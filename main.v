==> flow/design.v <==
module ALS(
    input clk,
    input initiate,
    input reset,
    output ready,
    output done,
    output reg [7:0] data,
    output reg ALS_CS = 1'b1,
    input ALS_SDO,
    output reg ALS_SCK = 1'b1
);
parameter FQ_FACTOR = 1;  
parameter FQ_UPDATE_RATIO = FQ_FACTOR / 2;  
parameter STATE_RESET = 2'b00;
parameter STATE_IDLE = 2'b01;
parameter STATE_READING = 2'b10;
parameter STATE_DONE = 2'b11;
reg [15:0] spi_data;
reg [5:0] fq_counter;
reg [1:0] state = STATE_RESET;
reg [3:0] spi_counter;
reg ALS_SCK_PREVIOUS;
assign ready = state == STATE_IDLE;
assign done = state == STATE_DONE;
assign ALS_SCK_POSEDGE = (ALS_SCK_PREVIOUS == 1'b0) && (ALS_SCK == 1'b1);
assign ALS_SCK_NEGEDGE = (ALS_SCK_PREVIOUS == 1'b1) && (ALS_SCK == 1'b0);
assign READING_DONE = spi_counter == 4'hF && ALS_SCK_POSEDGE;
always @(posedge clk) begin
    if (state == STATE_RESET) begin
        ALS_SCK_PREVIOUS <= 1'b1;
    end
    else begin
        ALS_SCK_PREVIOUS <= ALS_SCK;
    end
end
always @(posedge clk) begin 
    if (state == STATE_RESET || fq_counter == FQ_UPDATE_RATIO) begin
        fq_counter <= 6'b0;
    end
    else begin
        fq_counter <= fq_counter + 1'b1;
    end
end
always @(posedge clk) begin 
    if (state == STATE_RESET) begin
        ALS_SCK <= 1'b0;
    end
    else if (fq_counter == FQ_UPDATE_RATIO) begin
        ALS_SCK <= ~ALS_SCK;
    end
end
always @(posedge clk) begin
    if (state == STATE_RESET) begin
        ALS_CS <= 1'b1;
    end
    else if (state == STATE_IDLE && initiate) begin
        ALS_CS <= 1'b0;
    end
    else if (state == STATE_READING && READING_DONE) begin
        ALS_CS <= 1'b1;
    end
end
always @(posedge clk) begin
    if (state == STATE_RESET || state == STATE_IDLE) begin
        spi_counter <= 4'b0;
    end
    else if (state == STATE_READING && ALS_SCK_NEGEDGE) begin
        spi_counter <= spi_counter + 1'b1;
    end
end
always @(posedge clk) begin
    if (state == STATE_RESET) begin
        spi_data <= 16'b0;
    end
    else if(state == STATE_READING && ALS_SCK_POSEDGE) begin
        spi_data <= {spi_data[14:0], ALS_SDO};
    end
end
always @(posedge clk) begin
    case (state) 
        STATE_RESET: state <= STATE_IDLE;
        STATE_IDLE: begin
            if (initiate) begin
                state <= STATE_READING;
            end
        end
        STATE_READING: begin
            if (READING_DONE) begin
                state <= STATE_DONE;
            end
        end
        default: state <= STATE_RESET;
    endcase
end
initial data <= 8'd0;
always @(posedge clk) begin
  if (reset) begin
    data <= 8'd0;
  end 
  else if (state == STATE_READING && READING_DONE) begin
    data <= spi_data[11:4];  
  end
end
endmodule
module DCDEC(in, out);
input [4:0] in;
output reg [6:0] out;
parameter A = 5'h10;
parameter D = 5'h11;
parameter E = 5'h12;
parameter L = 5'h13;
parameter O = 5'h14;
parameter O_SMALL = 5'h15;
parameter R = 5'h16;
parameter S = 5'h17;
parameter T = 5'h18;
parameter OFF = 5'h1F;
always @(in) begin
  case (in) 
    5'h00: out <= 7'b1000000;
    5'h01: out <= 7'b1111001;
    5'h02: out <= 7'b0100100;
    4'h03: out <= 7'b0110000;
    5'h04: out <= 7'b0011001;
    5'h05: out <= 7'b0010010;
    5'h06: out <= 7'b0000010;
    5'h07: out <= 7'b1111000;
    5'h08: out <= 7'b0000000;
    5'h09: out <= 7'b0010000;
    5'h0A: out <= 7'b0001000;
    5'h0B: out <= 7'b0000011;
    5'h0C: out <= 7'b1000110;
    5'h0D: out <= 7'b0100001;
    5'h0E: out <= 7'b0000110;
    5'h0F: out <= 7'b0001110;
    A: out <= 7'b0001000; 
    D: out <= 7'b0100001; 
    E: out <= 7'b0000110;
    L: out <= 7'b1000111;
    O: out <= 7'b1000000;
    O_SMALL: out <= 7'b0100011;
    R: out <= 7'b0101111; 
    S: out <= 7'b0010010; 
    T: out <= 7'b0000111; 
    OFF: out <= 7'b1111111;
    default: out <= 7'b1111111;
  endcase
end
endmodule
module FTDI(input clk,
            input reset,
            input [7:0] data,
            input initialize,
            input FTDI_DTR,
            output reg FTDI_RX = 1'b1,
            input FTDI_TX,
            output FTDI_CTS,
            output baud_tick,
            output reg [1:0] state_test,
            output ready,
            output done);
parameter FREQUENCY = 4;  
parameter BAUD_RATE = 2;
parameter BAUD_RG_WIDTH = 60;  
parameter BAUD_INCREMENT_BY = ((BAUD_RATE << (BAUD_RG_WIDTH - 4)) + (FREQUENCY >> 5)) / (FREQUENCY >> 4);  
localparam STATE_RESET = 2'b00;
localparam STATE_IDLE = 2'b01;
localparam STATE_SENDING = 2'b10;
localparam STATE_DONE = 2'b11;
reg [1:0] state = STATE_RESET;
reg [1:0] state_previous = STATE_RESET;
reg [3:0] data_counter = 3'b0;
reg [7:0] data_to_send = 8'b0;
assign ready = state == STATE_IDLE;
assign done = state == STATE_DONE;
always @(posedge clk) begin
  state_previous <= state;
end
always @(*) begin
    case (state)
        STATE_RESET: state_test <= 2'b00;
        STATE_IDLE: state_test <= 2'b01;
        STATE_SENDING: state_test <= 2'b10;
        default: state_test <= 2'b11;
    endcase
end
reg [BAUD_RG_WIDTH:0] baud_counter = 0;
assign baud_tick = baud_counter[BAUD_RG_WIDTH];
assign should_initialize = state == STATE_IDLE & FTDI_DTR & initialize;
assign FTDI_CTS = state == STATE_IDLE | state == STATE_SENDING & data_counter < 4'b1;
always @(posedge clk) begin
    case (state)
        STATE_SENDING: begin
            if (baud_tick) data_counter <= data_counter + 1'b1;
        end
        default: data_counter <= 4'b0;
    endcase
end
always @(posedge clk) begin
    case (state) 
        STATE_RESET: data_to_send <= 8'b0;
        STATE_IDLE: if (should_initialize) data_to_send <= data;
    endcase
end
always @(posedge clk) begin
    case (state)
        STATE_SENDING: baud_counter <= baud_counter[BAUD_RG_WIDTH-1:0] + BAUD_INCREMENT_BY;
        default: baud_counter <= 0;
    endcase
end
always @(posedge clk) begin
    case (state)
        STATE_RESET: if (state_previous == STATE_RESET) state <= STATE_IDLE;
        STATE_IDLE: begin
            if (reset) state <= STATE_RESET;
            else if (should_initialize) state <= STATE_SENDING;
        end
        STATE_SENDING: begin
            if (reset) state <= STATE_RESET;
            else if (data_counter > 4'h9) state <= STATE_DONE;
        end
        STATE_DONE: begin
            state <= STATE_IDLE;
        end
    endcase
end
always @(posedge clk) begin
    if (state == STATE_SENDING) begin
        case (data_counter)
            4'h0: FTDI_RX <= 1'b0;  
            4'h1: FTDI_RX <= data_to_send[0];
            4'h2: FTDI_RX <= data_to_send[1];
            4'h3: FTDI_RX <= data_to_send[2];
            4'h4: FTDI_RX <= data_to_send[3];
            4'h5: FTDI_RX <= data_to_send[4];
            4'h6: FTDI_RX <= data_to_send[5];
            4'h7: FTDI_RX <= data_to_send[6];
            4'h8: FTDI_RX <= data_to_send[7];
            default: FTDI_RX <= 1'b1;  
        endcase
    end
    else begin
        FTDI_RX <= 1'b1;
    end
end
endmodule
module key_control(clk, key, pressed, released);
input clk;
input key;
output pressed;
output released;
reg key_value = 1'b1, key_safe = 1'b1, key_delayed = 1'b1;
always @(posedge clk) begin
  key_value <= key;
  key_safe <= key_value;
  key_delayed <= key_safe;
end
assign pressed = key_delayed & ~key_safe;
assign released = ~key_delayed & key_safe; 
endmodule
module main(
    input clk,
    input [3:0] KEY,
    output [6:0] HEX3,
    output [6:0] HEX2,
    output [6:0] HEX1,
    output [6:0] HEX0,
    output reg [7:0] LEDG,
    output reg [9:0] LEDR,
    input FTDI_DTR,
    output FTDI_RX,
    input FTDI_TX,
    output FTDI_CTS,
    output ALS_CS,
    input ALS_SDO,
    output ALS_SCK
);
parameter STATE_RESET = 3'd0;
parameter STATE_IDLE = 3'd1;
parameter STATE_MEASURE = 3'd2;
parameter STATE_TRANSMIT = 3'd3;
parameter STATE_DONE = 3'd4;
parameter SENSOR_COUNT = 4'd1;
parameter SENSOR_ALS = 4'd0;
initial LEDR <= 10'b0;
initial LEDG <= 8'b0;
reg [2:0] state = STATE_RESET;
reg [2:0] state_previous = STATE_RESET;
reg [3:0] current_sensor = SENSOR_ALS;  
wire reset_sensors = state == STATE_IDLE && state_previous != STATE_IDLE;
wire OK_PRESSED;
wire OK_RELEASED;
key_control key3(.clk(clk),
                 .key(KEY[3]),
                 .pressed(OK_PRESSED),
                 .released(OK_RELEASED));
localparam LETTER_A = 5'h10;
localparam LETTER_D = 5'h11;
localparam LETTER_E = 5'h12;
localparam LETTER_L = 5'h13;
localparam LETTER_O = 5'h14;
localparam LETTER_O_SMALL = 5'h15;
localparam LETTER_R = 5'h16;
localparam LETTER_S = 5'h17;
localparam LETTER_T = 5'h18;
localparam LETTER_OFF = 5'h1F;
reg [4:0] hex_data[0:3];
DCDEC #(.A(LETTER_A), 
        .D(LETTER_D), 
        .E(LETTER_E), 
        .L(LETTER_L), 
        .O(LETTER_O),
        .O_SMALL(LETTER_O_SMALL),
        .R(LETTER_R), 
        .S(LETTER_S), 
        .T(LETTER_T),
        .OFF(LETTER_OFF))
       hex3(.in(hex_data[3]),
            .out(HEX3));    
DCDEC #(.A(LETTER_A), 
        .D(LETTER_D), 
        .E(LETTER_E), 
        .L(LETTER_L), 
        .O(LETTER_O),
        .O_SMALL(LETTER_O_SMALL),
        .R(LETTER_R), 
        .S(LETTER_S),  
        .T(LETTER_T),
        .OFF(LETTER_OFF))
       hex2(.in(hex_data[2]),
            .out(HEX2));
DCDEC #(.A(LETTER_A), 
        .D(LETTER_D), 
        .E(LETTER_E), 
        .L(LETTER_L), 
        .O(LETTER_O),
        .O_SMALL(LETTER_O_SMALL),
        .R(LETTER_R), 
        .S(LETTER_S),  
        .T(LETTER_T),
        .OFF(LETTER_OFF))
       hex1(.in(hex_data[1]),
            .out(HEX1));
DCDEC #(.A(LETTER_A), 
        .D(LETTER_D), 
        .E(LETTER_E), 
        .L(LETTER_L), 
        .O(LETTER_O),
        .O_SMALL(LETTER_O_SMALL),
        .R(LETTER_R), 
        .S(LETTER_S),  
        .T(LETTER_T),
        .OFF(LETTER_OFF))
       hex0(.in(hex_data[0]),
            .out(HEX0));
wire [7:0] als_result;
wire initiate_sensors;
assign initiate_ftdi = state == STATE_TRANSMIT && state_previous != STATE_TRANSMIT;
wire als_ready, als_done;
ALS #(.FQ_FACTOR(50)) als(
    .clk(clk),
    .initiate(initiate_sensors),
    .ready(als_ready),
    .done(als_done),
    .data(als_result),
    .reset(reset_sensors),
    .ALS_CS(ALS_CS),
    .ALS_SDO(ALS_SDO),
    .ALS_SCK(ALS_SCK)
);
localparam SENSORS_READY_VALUE = 1'b1;
wire sensors_ready = { als_ready };  
wire sensors_done = { als_done };
wire all_sensors_ready = sensors_ready == SENSORS_READY_VALUE;
assign initiate_sensors = OK_RELEASED && all_sensors_ready == SENSORS_READY_VALUE;
wire [1:0] ftdi_state;
wire baud_tick;
wire ftdi_ready, ftdi_done;
reg [7:0] ftdi_data = 8'd0;
FTDI #(.FREQUENCY(50_000_000),
       .BAUD_RATE(9600))
    ftdi(.clk(clk),
         .reset(1'b0),
         .data(ftdi_data),
         .FTDI_DTR(FTDI_DTR),
         .FTDI_RX(FTDI_RX),
         .FTDI_TX(FTDI_TX),
         .FTDI_CTS(FTDI_CTS),
         .initialize(initiate_ftdi),
         .baud_tick(baud_tick),
         .ready(ftdi_ready),
         .done(ftdi_done),
         .state_test(ftdi_state));
always @(posedge clk) LEDG <= { FTDI_DTR, FTDI_TX, FTDI_RX, FTDI_CTS, ftdi_state, baud_tick, 1'b1 };
always @(posedge clk) begin  
  state_previous <= state;
end
always @(posedge clk) begin
  if (state == STATE_MEASURE) begin
    case (current_sensor)
      SENSOR_ALS: ftdi_data <= als_result;
    endcase
  end
  else begin
    ftdi_data <= 8'd0;
  end
end
always @(posedge clk) begin
  case (state)
    STATE_RESET: if (state_previous == STATE_RESET) state <= STATE_IDLE;
    STATE_IDLE: begin
      if (OK_RELEASED && all_sensors_ready == SENSORS_READY_VALUE) begin
        state <= STATE_MEASURE;
      end
    end
    STATE_MEASURE: begin
      if (sensors_done) begin  
        state <= STATE_TRANSMIT;
      end
    end
    STATE_TRANSMIT: begin
      if (ftdi_done | 1'b1) begin
        if (current_sensor == SENSOR_COUNT) begin
          state <= STATE_DONE;
        end
        else begin
          state <= STATE_MEASURE;
        end
      end
    end
    STATE_DONE: begin
      if (OK_PRESSED) begin
        state <= STATE_IDLE;
      end
    end
  endcase
end
initial begin
  hex_data[3] <= LETTER_OFF;
  hex_data[2] <= LETTER_OFF;
  hex_data[1] <= LETTER_OFF;
  hex_data[0] <= LETTER_OFF;
end
always @(posedge clk) begin  
  case (state) 
    STATE_IDLE: begin
      hex_data[3] <= LETTER_R;
      hex_data[2] <= LETTER_D;
      hex_data[1] <= LETTER_OFF;
      hex_data[0] <= LETTER_OFF;
    end
    STATE_DONE: begin
      hex_data[3] <= LETTER_A;
      hex_data[2] <= LETTER_L;
      hex_data[1] <= { 1'd0, als_result[7:4] };
      hex_data[0] <= { 1'd0, als_result[3:0] };
    end
    default: begin
      hex_data[3] <= LETTER_OFF;
      hex_data[2] <= LETTER_OFF;
      hex_data[1] <= LETTER_OFF;
      hex_data[0] <= LETTER_OFF;
    end
  endcase
end
endmodule
# Tool chain data of main
# Tool output for the design above, in the order of the flow.
# Line numbers count from 1 in the design file above.
# Operators: Yosys type, input widths -> output width; for muxes data width and select width s.
# Library cell names are shortened.
# A cell with -- has no value.
[inputs]
top = "main"
clock = "clk"
lib = "sky130hd"
lib_corner = "tt_025C_1v80"

# Elaborated design
# Source: Yosys, flattened and elaborated. Widths are those after wreduce. Registers that Yosys merges into a memory's read port (data or address) are not register bits. Print and check cells do not count. Equal cells are merged and count once.
# Yosys's memory passes give these memory sizes; they may raise the number of words (mostly to a power of two), join words into wider ones and drop unused or constant bits.
[bits]
register_bits = 76
latch_bits = 0
ramBits = 0
rom_bits = 896
clocked_rd_ports_x_width = 0
mem_count = 4
in_bits = 8
word_cells = 102
[memory_table]
columns = ["memory", "words", "word_bits", "read_ports", "wr", "line", "rtl"]
rows = [
  ["(name not given)", 32, 7, 1, 0, 119, "case (in)"],
  ["(name not given)", 32, 7, 1, 0, 119, ""],
  ["(name not given)", 32, 7, 1, 0, 119, ""],
  ["(name not given)", 32, 7, 1, 0, 119, ""],
]
[classes]
n_addsub = 2
multipliers = 0
div = 0
cmp = 0
n_eq = 22
n_shift = 0
muxes = 18
bitwise = 10
reduce_logical = 23
[ops]
columns = ["cell", "count"]
rows = [
  ["$pmux 2 s3", 3],
  ["$pmux 4 s2", 2],
  ["$pmux 3 s5", 1],
  ["$mux 3", 4],
  ["$logic_and 1x1->1", 10],
  ["$mux 5", 2],
  ["$ne 2x1->1 const B", 4],
  ["$eq 2x2->1 const B", 4],
  ["$ne 2x2->1 const B", 4],
  ["$mux 2", 4],
  ["$logic_not 2->1", 3],
  ["$eq 3x2->1 const B", 2],
  ["$logic_not 3->1", 2],
  ["$add 6x1->6 const B", 1],
  ["$eq 6x5->1 const B", 1],
  ["$not 1->1", 5],
  ["$reduce_and 5->1", 1],
  ["$reduce_bool 5->1", 1],
  ["$and 1x1->1", 4],
  ["$eq 2x1->1 const B", 2],
  ["$add 4x1->4 const B", 1],
  ["$eq 4x4->1 const B", 1],
  ["$reduce_and 4->1", 1],
  ["$reduce_bool 4->1", 1],
  ["$eq 3x1->1 const B", 1],
  ["$ne 3x1->1 const B", 1],
  ["$ne 3x2->1 const B", 1],
  ["$eq 3x3->1 const B", 1],
]
# Not listed: further kinds 5, cells in them 7.

# Longest topological paths
# Longest topological path by Yosys (ltp), each cell counted once; first at word level (registers and memories cut), then after technology mapping (sequential cells cut; the memories' decode and read muxes count).
[logic_depth]
ltp_word = 6
ABC_AREA = 0
mapped_depth = 5

# Netlist
# Source: synth_stat.txt of the flow (Yosys; design flattened, memories mapped). It holds for the ABC_AREA given above (unset counts as 0); a run with the other value may have another netlist.
[synth_totals]
cell_count = 152
area_um2 = 1589.0
flip_flops = 35
n_buf = 39
[by_type]
columns = ["cell_type", "count"]
rows = [
  ["dfxtp_1", 29],
  ["buf_4", 38],
  ["edfxtp_1", 6],
  ["ha_1", 13],
  ["xor2_1", 4],
  ["inv_1", 9],
  ["nor2_1", 7],
  ["a21oi_1", 4],
  ["nand3b_4", 1],
  ["nor3_1", 4],
  ["nand2_1", 5],
  ["or2_1", 3],
  ["or3_1", 3],
  ["nand4b_1", 2],
  ["nand3_1", 3],
  ["o21ai_0", 3],
  ["a211oi_2", 1],
  ["nand4_1", 2],
]
# Not listed: further types 13, cells in them 15.
# The figures by module come from a second, unflattened synthesis with its own total; it is not the netlist above.
[hier_totals]
hier_cells = 492
area_unflattened_um2 = 4266.6
# Rows give one instance, submodules left out.
[by_module]
columns = ["module", "n_inst", "n_cells", "mod_area_um2"]
rows = [
  ["DCDEC", 4, 61, 459.2],
  ["ALS #(FQ_FACTOR=50)", 1, 165, 1445.1],
  ["main", 1, 53, 641.9],
  ["FTDI", 1, 25, 267.8],
  ["key_control", 1, 5, 75.1],
]

# Timing after synthesis
# Source: OpenSTA report_checks on the synthesized netlist (no wires, ideal clock, input and output delay 20% of the period each), path of least setup slack; recovery checks are left aside. Register names are those of the netlist, which keeps one name where synthesis merged equal registers.
[synth_path]
path_kind = "reg-to-reg"
startpoint = "register als.state[0]"
endpoint = "register als.spi_counter[3]"
clock_period_ps = 1770
setup_ps = 79
launch_ps = 0
arrival_time_ps = 1421
required_time_ps = 1691
slack_ps = 270
path_delay_ps = 1500
driving_pins = 6
n_path_buf = 0
period_less_setup_slack_ps = 1500
# "path_delay_ps" = arrival - input delay + setup time.
# "driving_pins": output pins that drive a net of the path, with the launching flip-flop's if there is one; two outputs of one cell count as two.
# "period_less_setup_slack_ps" = period - worst setup slack (recovery checks aside). The figure is calculated, with input and output delays left at 20% of the set period.
# The rows between start and end are the longest chain of elaborated cells between them; the timing report does not say that the signal goes this way. Where chains are equally long, one stands for them.
# A line is the first line of the expression or statement that the cell stems from. Yosys adds cells for indexed reads and writes and turns some case tables into memories.
# A register here has more assigning lines than the two given.
[synth_via]
path_cell_list = "edfxtp_1 inv_1 ha_1 nand3b_4 or3_1 a211oi_2"
elab_chain_len = 2
cells_between = 5
[synth_lines]
columns = ["element", "line", "rtl"]
rows = [
  ["start: declaration", 20, "reg [1:0] state = STATE_RESET;"],
  ["start: assignment", 81, "STATE_RESET: state <= STATE_IDLE;"],
  ["start: assignment", 84, "state <= STATE_READING;"],
  ["$eq 2x2->1", 67, "else if (state == STATE_READING && ALS_SCK_NEGEDGE) begin"],
  ["$logic_and 1x1->1", 67, ""],
  ["end: assignment", 65, "spi_counter <= 4'b0;"],
  ["end: assignment", 68, "spi_counter <= spi_counter + 1'b1;"],
  ["end: declaration", 21, "reg [3:0] spi_counter;"],
]

# Path in the finished layout
# From the final timing report of run 1: the path of least setup slack in the routed layout; clock arrival at registers is part of the times.
# The path's times are printed in steps of 10 ps; the period is the one set.
[layout_path]
path_kind = "reg-to-output"
startpoint = "register ftdi.state[1]"
endpoint = "output port FTDI_CTS"
clock_period_ps = 1360
output_delay_ps = 270
launch_ps = 290
arrival_time_ps = 1160
required_time_ps = 1090
slack_ps = -70
driving_pins = 4
n_path_buf = 1
# The rows between start and end are the longest chain of elaborated cells between them; the timing report does not say that the signal goes this way. Where chains are equally long, one stands for them.
# A register here has more assigning lines than the two given.
[layout_via]
path_cell_list = "edfxtp_1 inv_2 ha_1 buf_2"
elab_chain_len = 2
cells_between = 3
[layout_lines]
columns = ["element", "line", "rtl"]
rows = [
  ["start: declaration", 170, "reg [1:0] state = STATE_RESET;"],
  ["start: assignment", 213, "STATE_RESET: if (state_previous == STATE_RESET) state <= STATE_IDLE;"],
  ["start: assignment", 215, "if (reset) state <= STATE_RESET;"],
  ["$eq 2x1->1", 190, "assign FTDI_CTS = state == STATE_IDLE | state == STATE_SENDING & data_counter < 4'b1;"],
  ["$or 1x1->1", 190, ""],
  ["end: declaration", 273, "output FTDI_CTS,"],
]

# Module main, platform sky130hd: 2 stored runs of the flow (Yosys, OpenROAD) with differing settings, in no particular order. Input and output delays are each 20% of the period that was set; the output load is 0.01 pF.
# By "achieved_clock_period_ps" is meant the clock period of the run minus its worst setup slack. This is arithmetic on one report: input and output delays are still those of the set period (20% each).
# "worst_path_allowed_less_slack_ps" is the time allowed to the run's worst setup path (the clock period less input and output delay, where it has them) less its slack. Clock arrival times count: a late capture clock shortens it, a late launch clock lengthens it.
# "totalPower_uw" is the tool's figure for a default switching activity; nothing was simulated.
# "worst_path_allowed_less_slack_ps" is known to 10 ps.

[[run]]
name = "run 1"
[run.settings]
period_ns = 1.36
CAP_MARGIN = 20
CORE_MARGIN = 2
CORE_UTILIZATION = 40
SLEW_MARGIN = 20
[run.results]
synth_chip_area_um2 = 1589.0
final_die_area_um2 = 4493.0
finish.utilization_pct = 56.7
ws_setup_ps = -74
fin_hold_ws_ps = 332
totalPower_uw = 3483
achieved_clock_period_ps = 1434
worst_path_allowed_less_slack_ps = 1160
worst_path_kind = "reg-to-output"

[[run]]
name = "run 2"
[run.settings]
period_ns = 1.31
CORE_UTILIZATION = 40
PLACE_DENSITY = 0.46
CORE_ASPECT_RATIO = 1.57
CORE_MARGIN = 3
CELL_PAD_IN_SITES_GLOBAL_PLACEMENT = 1
GPL_TIMING_DRIVEN = 1
CTS_CLUSTER_SIZE = 59
CTS_CLUSTER_DIAMETER = 393
SLEW_MARGIN = 15
MIN_ROUTING_LAYER = "met2"
MAX_ROUTING_LAYER = "met4"
CAP_MARGIN = 20
[run.results]
synth_chip_area_um2 = 1589.0
final_die_area_um2 = 4784.1
finish.utilization_pct = 53.8
ws_setup_ps = -115
fin_hold_ws_ps = 329
totalPower_uw = 3428
achieved_clock_period_ps = 1425
worst_path_allowed_less_slack_ps = 1160
worst_path_kind = "reg-to-output"
